==> flow/design.v <==
module Button_Debounce(input wire i_Btn,
							  input wire i_Rst_n,
							  input wire i_Clock10MHz,
							  output wire o_High_Pulse);
	reg [17:0] Counter_clk;
	reg in_q1, in_q2, in_q3;
	reg out_q1, out_q2;
	wire IN_Rising, IN_Falling;
	wire OUT_Rising;
	always @(posedge i_Clock10MHz or negedge i_Rst_n)
	begin
		if (!i_Rst_n)
			begin
				in_q1<=1'b1;
				in_q2<=1'b1;
				in_q3<=1'b1;
			end
		else
			begin
				in_q1<=i_Btn;
				in_q2<=in_q1;
				in_q3<=in_q2;
			end
	end
	assign	IN_Rising= ((!in_q3) & in_q2);
	assign	IN_Falling=(in_q3 & (!in_q2));
	always @(posedge i_Clock10MHz or negedge i_Rst_n)
	begin
		if(!i_Rst_n)
			begin
				Counter_clk<=18'b00_0000_0000_0000_0000;
			end
		else
			begin
				if(IN_Rising|IN_Falling)
					Counter_clk<=18'b00_0000_0000_0000_0000;
				else
					begin
						Counter_clk<=Counter_clk+1'b1;
						if (Counter_clk>18'b11_0000_1101_0100_0011)     
							Counter_clk<=18'b11_0000_1101_0100_0010;  
					end
			end
	end
	always @(posedge i_Clock10MHz or negedge i_Rst_n)
	begin
		if (!i_Rst_n)
			begin
				out_q1<=1'b1;
				out_q2<=1'b1;
			end
		else
			begin
				if(Counter_clk>18'b11_0000_1101_0100_0000)
					begin
						out_q1<=in_q3;
						out_q2<=out_q1;
					end
			end
	end
	assign o_High_Pulse= ((!out_q2) & out_q1);
endmodule
---- Reports on Button_Debounce ----
Tool output for the design above, in the order of the flow.
Line numbers count from 1 in the design file above.
Operators: Yosys type, input widths -> output width; for muxes data width and select width s.
Library cell names are shortened.
A cell with n/a has no value.
set-up
  top ..................................... Button_Debounce
  clock ................................... i_Clock10MHz
  cell library ............................ sky130hd
  library corner .......................... tt_025C_1v80

---- Elaborated design ----
Source: Yosys, flattened and elaborated, memories not mapped. Widths are those after wreduce; folded enables and synchronous resets count as part of the registers. Registers that Yosys merges into a memory's read port (data or address) are not register bits. Print and check cells do not count. Equal cells are merged and count once.
word-level totals
  register bits after elaboration ......... 23
  output and inout bits ................... 1
operators by class
  reduce/logical cells .................... 3
  bitwise operators ....................... 4
  $lt $le $gt $ge ......................... 2
  add/subtract/negate cells ............... 1
  mux-type cells .......................... 2
operators with widths
  kind                   count
  $gt 18x18->1 const B   2
  $mux 18                2
  $add 18x1->18 const B  1
  $and 1x1->1            3
  $logic_not 1->1        3
  $or 1x1->1             1

---- Depth ----
Longest topological path by Yosys (ltp), each cell counted once; first at word level (registers and memories cut), then after technology mapping (sequential cells cut; the memories' decode and read muxes count).
depth
  depth in word-level cells ............... 4
  ABC_AREA ................................ 0
  gate-level depth with buffers ........... 6

---- Synthesis result ----
The flow's flattened synthesis, as Yosys stat reports it; memories are mapped. The netlist is that of the ABC_AREA named above (0 if unset); the other value can give another one.
cell types
  type      count
  dfrtp_1   18
  dfstp_2   5
  xnor2_1   11
  nor3_1    11
  nand3_1   10
  a21oi_1   9
  nor4_1    7
  xor2_1    3
  ha_1      2
  inv_1     6
  and3_1    3
  nand2_1   5
  nand4_1   3
  or3_1     3
  a211oi_1  2
  a22oi_1   2
  o211ai_1  2
  or4_1     2
Not listed: further types 18, cells in them 22.
synthesis totals
  cells in the netlist .................... 126
  flip-flop cells ......................... 23
  synthesis area .......................... 1231.2 µm²
  buffers ................................. 4
  sequential area ......................... 581.8 µm²

---- Worst setup path after synthesis ----
OpenSTA on the mapped netlist: ideal clock, no wires. The path of least setup slack (recovery checks aside). Input and output delay are each 20% of the period. Register names are those of the netlist, which keeps one name where synthesis merged equal registers.
path post-synthesis
  path type ............................... flip-flop to flip-flop
  start ................................... register Counter_clk[5]
  end ..................................... register Counter_clk[15]
  stages .................................. 6
  buffers on the path ..................... 1
  clock period ............................ 2.73 ns
  path delay .............................. 1.750 ns
  slack ................................... 0.980 ns
  arrival ................................. 1.656 ns
  launch time at the first pin ............ 0.000 ns
  period reached after synthesis .......... 1.75 ns
"path delay" is the arrival time less input delay plus setup time.
"stages" counts driving pins, that of a launching flip-flop among them; a cell with two outputs on the path counts twice.
"period reached after synthesis" = period - worst setup slack (recovery checks aside). The figure is calculated, with input and output delays left at 20% of the set period.
The rows between start and end are the longest chain of elaborated cells between them; the timing report does not say that the signal goes this way. Where chains are equally long, one stands for them.
Each line given opens the expression or statement behind the cell; cells for indexed reads and writes are added by Yosys, which also makes memories of some case tables.
At most two assigning lines are given for a register; there are more.
between the ends, post-synthesis
  path through ............................ dfrtp_1 -> or4_1 -> o2111a_1 -> o22a_1 -> buf_2 -> a211oi_1
  length of the longest elaborated chain .. 3
  elaborated cells on any way between the ends .. 4
  RTL lines with such cells ............... 3
ends and longest elaborated chain, post-synthesis
  item                line  RTL
  start: declaration  5     reg [17:0] Counter_clk;
  start: assignment   31    Counter_clk<=18'b00_0000_0000_0000_0000;
  start: assignment   39    Counter_clk<=Counter_clk+1'b1;
  $add 18x1->18       39
  $mux 18             40    if (Counter_clk>18'b11_0000_1101_0100_0011)
  $mux 18             35    if(IN_Rising|IN_Falling)
  end: assignment     36    Counter_clk<=18'b00_0000_0000_0000_0000;
  end: assignment     39
  end: declaration    5

Subject: Button_Debounce on sky130hd, stored results

Hello all,

Button_Debounce through Yosys and OpenROAD on sky130hd: 2 stored runs, unordered, with their settings. The constraints put input and output delay at 20% of the set period each and load the outputs with 0.01 pF.

Flow files of run 1
==> flow/run.sh <==
#!/bin/bash
# the make line also repeats the synthesis and layout settings of config.mk as NAME=value (left out here)
make -C /OpenROAD-flow-scripts/flow DESIGN_CONFIG=/design/flow/config.mk WORK_HOME=/design/flow/orfs CLKGATE_MAP_FILE= finish
==> flow/config.mk <==
export PLATFORM = sky130hd
export DESIGN_NAME = Button_Debounce
export DESIGN_NICKNAME = Button_Debounce
export VERILOG_FILES = /design/flow/design.v
export SDC_FILE = /design/flow/constraint.sdc
export NUM_CORES = 4
export LEC_CHECK = 0
export CAP_MARGIN = 5
export CELL_PAD_IN_SITES_DETAIL_PLACEMENT = 1
export CORE_ASPECT_RATIO = 0.63
export CORE_MARGIN = 3
export CORE_UTILIZATION = 49
export CTS_CLUSTER_DIAMETER = 153
export GPL_ROUTABILITY_DRIVEN = 0
export MAX_ROUTING_LAYER = met4
export PLACE_DENSITY_LB_ADDON = 0.06
export SETUP_SLACK_MARGIN = 0.06
export SLEW_MARGIN = 20
==> flow/constraint.sdc <==
create_clock -name core_clock -period 1.29 [get_ports {i_Clock10MHz}]
set_input_delay 0.2580 -clock core_clock [delete_from_list [all_inputs] [get_ports {i_Clock10MHz}]]
set_output_delay 0.2580 -clock core_clock [all_outputs]
set_load 0.01 [all_outputs]

report of run 1: did not finish, place, DPL-0033

Flow files of run 2
==> flow/run.sh <==
#!/bin/bash
# the make line also repeats the synthesis and layout settings of config.mk as NAME=value (left out here)
make -C /OpenROAD-flow-scripts/flow DESIGN_CONFIG=/design/flow/config.mk WORK_HOME=/design/flow/orfs CLKGATE_MAP_FILE= finish
==> flow/config.mk <==
export PLATFORM = sky130hd
export DESIGN_NAME = Button_Debounce
export DESIGN_NICKNAME = Button_Debounce
export VERILOG_FILES = /design/flow/design.v
export SDC_FILE = /design/flow/constraint.sdc
export NUM_CORES = 4
export LEC_CHECK = 0
export CAP_MARGIN = 30
export CELL_PAD_IN_SITES_DETAIL_PLACEMENT = 2
export CELL_PAD_IN_SITES_GLOBAL_PLACEMENT = 3
export CORE_ASPECT_RATIO = 1.54
export CORE_MARGIN = 2
export CORE_UTILIZATION = 48
export CTS_CLUSTER_SIZE = 38
export PLACE_DENSITY_LB_ADDON = 0.19
export SLEW_MARGIN = 20
export TNS_END_PERCENT = 20
==> flow/constraint.sdc <==
create_clock -name core_clock -period 2.16 [get_ports {i_Clock10MHz}]
set_input_delay 0.4320 -clock core_clock [delete_from_list [all_inputs] [get_ports {i_Clock10MHz}]]
set_output_delay 0.4320 -clock core_clock [all_outputs]
set_load 0.01 [all_outputs]

report of run 2: did not finish, place, FLW-0024

Thanks
